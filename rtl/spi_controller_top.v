==> flow/design.v <==
`timescale 1ns / 1ps
module clock_divider
    (
        input i_clk,
        input i_rst_n,
        input [8:0] i_config,
        input i_start_n,
        output o_ready,
        output o_clk,
        output o_clk_n,
        output       o_rising_edge,
        output       o_falling_edge,
        output [7:0] o_slow_count
    );
    localparam [1:0]
        READY  = 2'b01,
        RUN    = 2'b10;
    reg [1:0] r_state, r_next_state;
    reg [7:0]  r_cdiv, r_next_cdiv;
    reg [7:0] r_fast_cycle, r_next_fast;
    reg [7:0] r_slow_cycle, r_next_slow;
    reg r_clk, r_next_clk;
    reg r_rising_edge,  r_next_rising_edge;
    reg r_falling_edge, r_next_falling_edge;
    reg r_ready,        r_next_ready;
    always @(posedge i_clk) begin
        if (~i_rst_n) begin
            r_state         <= READY;
            r_cdiv          <= 'h2;
            r_fast_cycle    <= 'h0;
            r_slow_cycle    <= 'h0;
            r_clk           <= 'h0;
            r_rising_edge   <= 'h0;
            r_falling_edge  <= 'h0;
            r_ready         <= 'h0;
        end
        else begin
            r_state         <= r_next_state;
            r_cdiv          <= r_next_cdiv;
            r_fast_cycle    <= r_next_fast;
            r_slow_cycle    <= r_next_slow;
            r_clk           <= r_next_clk;
            r_rising_edge   <= r_next_rising_edge;
            r_falling_edge  <= r_next_falling_edge;
            r_ready         <= r_next_ready;
        end
    end
    always @(*) begin
        r_next_state        = r_state;
        r_next_cdiv         = r_cdiv;
        r_next_fast         = r_fast_cycle;
        r_next_slow         = r_slow_cycle;
        r_next_clk          = r_clk;
        r_next_rising_edge  = r_rising_edge;
        r_next_falling_edge = r_falling_edge;
        r_next_ready        = r_ready;
        case(r_state)
            READY: begin
                r_next_ready = i_rst_n;
                if (i_rst_n) begin
                    if (i_config[0]) begin
                        r_next_cdiv  = i_config[8:1];
                        r_next_state = READY;
                    end
                    else if (~i_start_n) begin
                        r_next_ready = 'h0;
                        r_next_state = RUN;
                        if (r_cdiv == 2)
                            r_next_rising_edge = 'h1;
                    end
                end
             end
            RUN: begin
                if (r_slow_cycle == 16) begin
                    r_next_fast         = 'h0;
                    r_next_slow         = 'h0;
                    r_next_clk          = 'h0;
                    r_next_state = READY;
                end
                else begin
                    if (r_fast_cycle == r_cdiv / 2 - 1) begin
                        r_next_fast     = 'h0;
                        r_next_slow     = r_slow_cycle + 'h1;
                        r_next_clk      = ~r_clk;
                    end
                    else begin
                        r_next_fast = r_fast_cycle + 'h1;
                    end
                end
                if (r_cdiv > 2) begin
                    r_next_rising_edge  = (r_fast_cycle == r_cdiv / 2 - 2) && r_slow_cycle != 16 ? ~r_clk   : 'h0;
                    r_next_falling_edge = (r_fast_cycle == r_cdiv / 2 - 2) && r_slow_cycle != 16 ? r_clk    : 'h0;
                end
                else begin
                    r_next_rising_edge  = (r_fast_cycle == r_cdiv / 2 - 1) && r_slow_cycle < 15 ? r_clk     : 'h0;
                    r_next_falling_edge = (r_fast_cycle == r_cdiv / 2 - 1) && r_slow_cycle < 16 ? ~r_clk    : 'h0;
                end
            end
        endcase
    end
    assign o_ready = r_ready;
    assign o_clk = r_clk;
    assign o_clk_n = ~r_clk;
    assign o_slow_count = r_slow_cycle;
    assign o_rising_edge = r_rising_edge;
    assign o_falling_edge = r_falling_edge;
endmodule
`timescale 1ns / 1ps
module spi_controller(
        input i_clk,
        input i_rst_n,
        input [10:0]    i_config,
        input [7:0]     i_tx,
        input           i_tx_valid,
        output [7:0]    o_rx,
        output          o_rx_valid,
        input           i_cipo,
        output          o_copi,
        output          o_sclk,
        output          o_ready
    );
    localparam [4:0]
        READY           = 5'b00001,
        RUN             = 5'b00010,
        FINAL_BIT       = 5'b00100,
        DATA_VALID      = 5'b01000,
        CLOCK_CONFIG    = 5'b10000;
    reg [4:0] r_state, r_next_state;
    reg [1:0] r_spi_mode,   r_next_spi_mode;
    reg [7:0] r_cdiv,       r_next_cdiv;
    wire w_cphase, w_cpol;
    reg [8:0]   r_sclk_config,  r_next_sclk_config;
    reg         r_sclk_start,   r_next_sclk_start;
    wire [7:0]   w_sclk_count;
    wire         w_sclk_rising_edge, w_sclk_falling_edge;
    wire         w_sclk, w_sclk_n;
    reg [7:0] r_tx, r_next_tx;
    reg [7:0] r_rx, r_next_rx;
    reg r_copi, r_next_copi;
    reg r_ready, r_next_ready;
    reg r_rx_valid, r_next_rx_valid;
    clock_divider CD(
        .i_clk(i_clk),
        .i_rst_n(i_rst_n),
        .i_config(r_sclk_config),
        .i_start_n(r_sclk_start),
        .o_clk(w_sclk),
        .o_clk_n(w_sclk_n),
        .o_rising_edge(w_sclk_rising_edge),
        .o_falling_edge(w_sclk_falling_edge),
        .o_slow_count(w_sclk_count)
    );
    assign w_cphase = (r_spi_mode == 1) || (r_spi_mode == 3);
    assign w_cpol   = (r_spi_mode == 2) || (r_spi_mode == 3);
    always @(posedge i_clk) begin
        if (~i_rst_n) begin
            r_state         <= READY;
            r_spi_mode      <= 'h0;
            r_cdiv          <= 'h2;
            r_sclk_config   <= 'h0;
            r_sclk_start    <= 'h1;
            r_tx            <= 'h0;
            r_rx            <= 'h0;
            r_copi          <= 'h0;
            r_ready         <= 'h0;
            r_rx_valid      <= 'h0;
        end
        else begin
            r_state         <= r_next_state;
            r_spi_mode      <= r_next_spi_mode;
            r_cdiv          <= r_next_cdiv;
            r_sclk_config   <= r_next_sclk_config;
            r_sclk_start    <= r_next_sclk_start;
            r_tx            <= r_next_tx;
            r_rx            <= r_next_rx;
            r_copi          <= r_next_copi;
            r_ready         <= r_next_ready;
            r_rx_valid      <= r_next_rx_valid;
        end
    end
    always @(*) begin
        r_next_state        = r_state;
        r_next_spi_mode     = r_spi_mode;
        r_next_cdiv         = r_cdiv;
        r_next_sclk_config  = r_sclk_config;
        r_next_sclk_start   = r_sclk_start;
        r_next_tx           = r_tx;
        r_next_rx           = r_rx;
        r_next_copi         = r_copi;
        r_next_ready        = r_ready;
        r_next_rx_valid     = r_rx_valid;
        case (r_state)
            READY: begin
                r_next_ready = i_rst_n;
                if (i_config[0]) begin
                    r_next_spi_mode = i_config[2:1];
                    r_next_cdiv = i_config[10:3];
                    r_next_sclk_config = {r_next_cdiv, 1'h1};
                    r_next_state = CLOCK_CONFIG;
                end
                else if (i_tx_valid) begin
                    r_next_tx = i_tx;
                    r_next_rx = 'h0;
                    r_next_rx_valid = 'h0;
                    r_next_ready = 'h0;
                    r_next_state = RUN;
                end
            end
            CLOCK_CONFIG: begin
                r_next_sclk_config = 'h0;
                r_next_state = READY;
            end
            RUN: begin
                r_next_sclk_start = 'h0;
                if (w_sclk_count == 16) begin
                    r_next_sclk_start = 'h1;
                    if (~w_cphase)
                        r_next_rx = {r_rx[6:0], i_cipo};
                    r_next_copi = 'h0;
                    r_next_state = FINAL_BIT;
                end
                if (w_sclk_rising_edge) begin
                    r_next_tx = r_tx << 1;
                    r_next_copi = r_tx[7];
                    if (~w_cphase)
                        r_next_rx = {r_rx[6:0], i_cipo};
                end
                else if (w_sclk_falling_edge && w_cphase)
                    r_next_rx = {r_rx[6:0], i_cipo};
            end
            FINAL_BIT: begin
                if (r_spi_mode == 3)
                    r_next_rx = {r_rx[6:0], i_cipo};
                r_next_state = DATA_VALID;
            end
            DATA_VALID: begin
                r_next_rx_valid = 'h1;
                r_next_state = READY;
            end
        endcase
    end
    assign o_ready = r_ready;
    assign o_rx = r_rx;
    assign o_rx_valid = r_rx_valid;
    assign o_copi = r_copi;
    assign o_sclk = (w_cpol) ? w_sclk_n : w_sclk;
endmodule
`timescale 1ns / 1ps
module spi_controller_top(
        input i_clk,
        input i_rst_n,
        input           i_request_tx,
        input           i_ws_n,
        input           i_rs_n,
        input [2:0]     i_addr,
        input   [7:0]     i_data,
        output  [7:0]     o_data,
        input   i_cipo,
        output  o_copi,
        output  o_sclk,
        output o_ready,
        output o_rx_valid
    );
    wire [7:0] w_whoami;
    reg [1:0] r_spi_mode,       r_next_spi_mode;
    reg [7:0] r_clk_div,        r_next_clk_div;
    reg       r_config_flag,    r_next_config_flag;
    wire [7:0] w_spi_rx;
    reg  [7:0] r_data, r_next_data;
    wire w_request_tx_sync;
    wire w_ws_n_sync, w_rs_n_sync;
    wire w_cipo_sync;
    wire w_cipo;
    sync S0(.i_clk(i_clk), .i_rst_n(i_rst_n), .i_sig(i_request_tx), .o_stable(w_request_tx_sync));
    sync S1(.i_clk(i_clk), .i_rst_n(i_rst_n), .i_sig(i_ws_n),       .o_stable(w_ws_n_sync));
    sync S2(.i_clk(i_clk), .i_rst_n(i_rst_n), .i_sig(i_rs_n),       .o_stable(w_rs_n_sync));
    sync S3(.i_clk(i_clk), .i_rst_n(i_rst_n), .i_sig(i_cipo),       .o_stable(w_cipo_sync));
    spi_controller SC(
    	.i_clk(i_clk),
    	.i_rst_n(i_rst_n),
    	.i_config({r_clk_div, r_spi_mode, r_config_flag}),   
    	.i_tx(i_data),
    	.i_tx_valid(i_request_tx),
    	.o_rx(w_spi_rx),
    	.o_rx_valid(o_rx_valid),
    	.i_cipo(w_cipo),
    	.o_copi(o_copi),
    	.o_sclk(o_sclk),
    	.o_ready(o_ready)
    );
    localparam [5:0]
        READY       = 6'b000001,
        REQUEST_TX  = 6'b000010,
        SPI_RUN     = 6'b000100,
        READ_REG    = 6'b001000,
        WRITE_REG   = 6'b010000,
        CONFIG      = 6'b100000;
    reg [5:0] r_state, r_next_state;
    always @(posedge i_clk) begin
        if (~i_rst_n) begin
            r_state         <= READY;
            r_spi_mode      <= 'h0;
            r_clk_div       <= 'h2;
            r_config_flag   <= 'h0;
            r_data          <= 'h0;
        end
        else begin
            r_state         <= r_next_state;
            r_spi_mode      <= r_next_spi_mode;
            r_clk_div       <= r_next_clk_div;
            r_config_flag   <= r_next_config_flag;
            r_data          <= r_next_data;
        end
    end
    always @(*) begin
        r_next_state        = r_state;
        r_next_spi_mode     = r_spi_mode;
        r_next_clk_div      = r_clk_div;
        r_next_config_flag  = r_config_flag;
        r_next_data         = r_data;
        case (r_state)
            READY: begin
                if (w_request_tx_sync)
                    r_next_state = REQUEST_TX;
                else if (~w_rs_n_sync)
                    r_next_state = READ_REG;
                else if (~w_ws_n_sync)
                    r_next_state = WRITE_REG;
                else if (o_rx_valid)
                    r_next_data = w_spi_rx;
            end
            REQUEST_TX: begin
                r_next_state = o_ready ? SPI_RUN : READY;
            end
            SPI_RUN: begin
                if (o_rx_valid) begin
                    r_next_data = w_spi_rx;
                    r_next_state = READY;
                end
            end
            READ_REG: begin
                case (i_addr)
                    0:  r_next_data = 'h0;
                    1:  r_next_data = 'hff;
                    2:  r_next_data = w_whoami;
                    3:  r_next_data = r_spi_mode;
                    4:  r_next_data = r_clk_div;
                endcase
                r_next_state = READY;
            end
            WRITE_REG: begin
                case (i_addr)
                    3:  r_next_spi_mode = i_data[1:0];
                    4:  r_next_clk_div  = i_data;
                endcase
                r_next_config_flag = 'h1;
                r_next_state = CONFIG;
            end
            CONFIG: begin
                r_next_config_flag = 'h0;
                r_next_state = READY;
            end
        endcase
    end
    assign w_cipo = (r_clk_div == 'h2) ? i_cipo : w_cipo_sync;
    assign w_whoami = 8'hA7;
    assign o_data = r_data;
endmodule
`timescale 1ns / 1ps
module sync
    (
        input   i_clk,
        input   i_rst_n,
        input   i_sig,
        output  o_stable
    );
    reg [1:0] r_buffer;
    always @(posedge i_clk) begin
        if (~i_rst_n)
            r_buffer <= 'h0;
        else
            r_buffer <= {r_buffer[0], i_sig};
    end
    assign o_stable = r_buffer[1];
endmodule
From RTL to reports: spi_controller_top
The steps from the RTL of spi_controller_top to its reports follow in flow order.
Line numbers count from 1 in the design file above.
Cell names lack the library's common part.
Not given: --
Design
  top: spi_controller_top
  clock input: i_clk
  standard-cell library: sky130hd
  library corner: tt_025C_1v80

Elaborated design
Yosys after proc, flatten, opt, wreduce and memory -nomap, before mapping. Memory bits, and registers merged into a memory's read port (data or address), are not among the register bits. Print and check cells are not counted.
Operators by class
  add/subtract/negate cells: 4
  $lt $le $gt $ge: 3
  equal/unequal tests: 44
  muxes and demuxes: 62
  bitwise logic cells: 2
  reduce/logical cells: 35
Operator list (number)
  two-way mux 8 bit: 19
  equality test 8 x 32 -> 1 bit: 2
  case mux 8 bit (select 3 bit): 2
  case mux 8 bit (select 5 bit): 1
  case mux 6 bit (select 5 bit): 1
  two-way mux 6 bit: 4
  case mux 5 bit (select 4 bit): 1
  two-way mux 1 bit: 20
  case mux 9 bit (select 2 bit): 1
  != test 2 bit (second input constant): 8
  adder 8 x 1 -> 8 bit (second input constant): 2
  equality test 8 x 2 -> 1 bit (second input constant): 2
  case mux 8 bit (select 2 bit): 1
  two-way mux 5 bit: 3
  AND reduction 2 bit: 7
  nonzero test 2 bit: 7
  != test 2 x 1 -> 1 bit (second input constant): 6
  AND reduction 3 bit: 4
  AND reduction 4 bit: 3
  two-way mux 9 bit: 1
  subtractor 7 x 1 -> 8 bit (second input constant): 1
  subtractor 7 x 2 -> 8 bit (second input constant): 1
  > comparator 8 x 2 -> 1 bit (second input constant): 1
  less-than comparator 8 x 4 -> 1 bit (second input constant): 1
  less-than comparator 8 x 5 -> 1 bit (second input constant): 1
  equality test 8 x 5 -> 1 bit (second input constant): 1
  != test 8 x 5 -> 1 bit (second input constant): 1
  equality test 2 bit (second input constant): 3
Other operator kinds: 32; their cells: 45.
Bit counts
  register bits after elaboration: 98
  input bits: 17
  output and inout port bits: 12
  elaborated cells: 175

Longest topological paths
Yosys ltp: most cells in a row. Word level: on the elaborated netlist, between registers, memories and ports. Mapped: between sequential cells and ports; inverters and the memories' decode and read muxes count.
Depth
  depth in word-level cells: 7
  ABC_AREA: 0
  depth in mapped cells: 9
  gate-level depth less buffers: 8

After synthesis
Yosys stat after the flow's synthesis: flattened, memories mapped to cells. It holds for the ABC_AREA given above (unset counts as 0); a run with the other value may have another netlist.
Cell types
  dfxtp_1: number 98, area in all 1.96E+03 µm²
  nand2_1: number 64, area in all 240.23 µm²
  a21oi_1: number 47, area in all 235.226 µm²
  nor2_1: number 58, area in all 217.709 µm²
  mux2i_1: number 20, area in all 200.192 µm²
  nand3_1: number 22, area in all 110.106 µm²
  o21ai_0: number 19, area in all 95.091 µm²
  clkbuf_1: number 22, area in all 82.579 µm²
  xnor2_1: number 9, area in all 78.826 µm²
  a211oi_1: number 10, area in all 75.072 µm²
  a22oi_1: number 10, area in all 75.072 µm²
  and2_1: number 12, area in all 75.072 µm²
  xor2_1: number 8, area in all 70.067 µm²
  inv_1: number 18, area in all 67.565 µm²
  ha_1: number 5, area in all 62.56 µm²
  nand2b_1: number 10, area in all 62.56 µm²
  a211o_1: number 7, area in all 61.309 µm²
  and3_1: number 9, area in all 56.304 µm²
Other cell types: 53; their cells: 106.
Synthesis totals
  standard cells after synthesis: 554
  synthesis area: 4692.0 µm²
  sequential area: 1961.9 µm²
  flip-flops: 98
  buffer cells: 34
The figures by module come from a second, unflattened synthesis with its own total; it is not the netlist above.
Unflattened totals
  cells (unflattened synthesis): 584
  area (unflattened synthesis): 5131.2 µm²
Each row is one instance without its submodules.
By module
  spi_controller: instances 1, cells 204, area 1853.0 µm², sequential area 720.7 µm²
  clock_divider: instances 1, cells 224, area 1823.0 µm², sequential area 600.6 µm²
  spi_controller_top: instances 1, cells 140, area 1244.9 µm², sequential area 500.5 µm²
  sync: instances 4, cells 4, area 52.6 µm², sequential area 40.0 µm²

Timing after synthesis
Source: OpenSTA report_checks on the synthesized netlist (no wires, ideal clock, input and output delay 20% of the period each), path of least setup slack; recovery checks are left aside. Register names are those of the netlist, which keeps one name where synthesis merged equal registers.
Timing post-synthesis
  kind: register to register
  from: register SC.CD.r_cdiv[1]
  to: register SC.CD.r_slow_cycle[2]
  clock period: 2820 ps
  setup time: 116 ps
  launch time at the first pin: 0 ps
  arrival: 1957 ps
  required time: 2704 ps
  slack: 747 ps
  path delay: 2073 ps
  stages: 9
  buffers on the path: 0
  synthesis period reached: 2073 ps
"path delay" is the arrival time less input delay plus setup time.
"stages": output pins that drive a net of the path, with the launching flip-flop's if there is one; two outputs of one cell count as two.
"synthesis period reached" = period - worst setup slack (recovery checks aside). The figure is calculated, with input and output delays left at 20% of the set period.
Between the ends stands the longest chain of elaborated cells between them, by number of cells; it is not shown to be the way that was timed. Of several equally long chains one is given.
A line is the first line of the expression or statement that the cell stems from. Yosys adds cells for indexed reads and writes and turns some case tables into memories.
On the way, post-synthesis
  cells stage by stage: dfxtp_1 inv_1 ha_1 o21ba_1 a221oi_2 a41oi_2 o31ai_4 a31oi_1 a41o_1
  cells in the longest elaborated chain: 4
  elaborated cells on any way between the ends: 6
  classes of those cells: add/sub (1); eq/ne (1); mux (2); reduce/logical (2)
Ends and longest elaborated chain, post-synthesis
  start: declaration: RTL line 19  | reg [7:0]  r_cdiv, r_next_cdiv;
  start: assignment: RTL line 29  | r_cdiv          <= 'h2;
  start: assignment: RTL line 39  | r_cdiv          <= r_next_cdiv;
  subtractor 7 x 1 -> 8 bit: RTL line 81  | if (r_fast_cycle == r_cdiv / 2 - 1) begin
  equality test 8 x 32 -> 1 bit: RTL line 81
  two-way mux 8 bit: RTL line 81
  two-way mux 8 bit: RTL line 74  | if (r_slow_cycle == 16) begin
  end: assignment: RTL line 31  | r_slow_cycle    <= 'h0;
  end: assignment: RTL line 41  | r_slow_cycle    <= r_next_slow;
  end: declaration: RTL line 21  | reg [7:0] r_slow_cycle, r_next_slow;

Timing after layout
Path of least setup slack in the final report of job 1 (OpenROAD, finished layout, wires in). Where an end is a register, its clock arrival counts in the times.
The report prints the path's times to 10 ps; the period is as set.
Timing post-layout
  kind: register to register
  from: register SC.CD.r_cdiv[5]
  to: register SC.CD.r_falling_edge
  clock period: 2380 ps
  setup time: 80 ps
  launch time at the first pin: 340 ps
  arrival: 2480 ps
  required time: 2630 ps
  slack: 150 ps
  stages: 7
  buffers on the path: 0
Between the ends stands the longest chain of elaborated cells between them, by number of cells; it is not shown to be the way that was timed. Of several equally long chains one is given.
On the way, post-layout
  cells stage by stage: dfxtp_1 xor2_4 nand2_1 o311a_1 nor4_1 nand2_1 a221oi_2
  cells in the longest elaborated chain: 5
  elaborated cells on any way between the ends: 10
  classes of those cells: add/sub (2); compare (1); eq/ne (2); mux (3); reduce/logical (2)
Ends and longest elaborated chain, post-layout
  start: declaration: RTL line 19  | reg [7:0]  r_cdiv, r_next_cdiv;
  start: assignment: RTL line 29  | r_cdiv          <= 'h2;
  start: assignment: RTL line 39  | r_cdiv          <= r_next_cdiv;
  subtractor 7 x 1 -> 8 bit: RTL line 96  | r_next_falling_edge = (r_fast_cycle == r_cdiv / 2 - 1) && r_slow_cycle < 16 ? ~r_clk    : 'h0;
  equality test 8 x 32 -> 1 bit: RTL line 96
  logical AND 1 bit: RTL line 96
  two-way mux 1 bit: RTL line 96
  two-way mux 1 bit: RTL line 90  | if (r_cdiv > 2) begin
  end: assignment: RTL line 34  | r_falling_edge  <= 'h0;
  end: assignment: RTL line 44  | r_falling_edge  <= r_next_falling_edge;
  end: declaration: RTL line 24  | reg r_falling_edge, r_next_falling_edge;

Subject: flow runs of spi_controller_top

Hi,

Settings and measured results of 2 stored flow runs for module spi_controller_top (sky130hd), not sorted in any way. The constraints put input and output delay at 20% of the set period each and load the outputs with 0.01 pF.
"achieved period" = clock period - worst setup slack. The figure is calculated, with input and output delays left at 20% of the set period.
"critical setup path time" means the part of the period allowed to the worst setup path (the constraints hold back 20% at inputs and 20% at outputs) less its slack; where the path has registers, the arrival times of their clocks count too.
"total power after layout" rests on the timing tool's default activity at the inputs, not on a simulated workload.
"critical setup path time" is known to 10 ps.

==> job 1: settings <==
{ "period_ns": 2.38, "CORE_UTILIZATION": 41, "CAP_MARGIN": 20, "CORE_MARGIN": 2, "SLEW_MARGIN": 20 }
==> job 1: results <==
Yosys chip area after synthesis: 4,692.0 µm²
full die area: 12,315.5 µm²
area of the standard cells in the finished layout: 5,469.0 µm²
final utilization: 48.5 %
worst setup slack after layout: 153 ps
summed negative setup slack: 0 ps
post-route worst hold slack: 435 ps
total power after layout: 3.555 mW
achieved period: 2,227 ps
critical setup path time: 2,230 ps
critical path kind: register to register

==> job 2: settings <==
{ "period_ns": 2.32, "CORE_UTILIZATION": 53, "PLACE_DENSITY": 0.47, "CORE_MARGIN": 5, "CELL_PAD_IN_SITES_DETAIL_PLACEMENT": 2, "GPL_TIMING_DRIVEN": 0, "GPL_ROUTABILITY_DRIVEN": 1, "CTS_CLUSTER_DIAMETER": 247, "CAP_MARGIN": 15, "MIN_ROUTING_LAYER": "met1", "SLEW_MARGIN": 20 }
==> job 2: results <==
no results, placement failed with DPL-0033

Regards
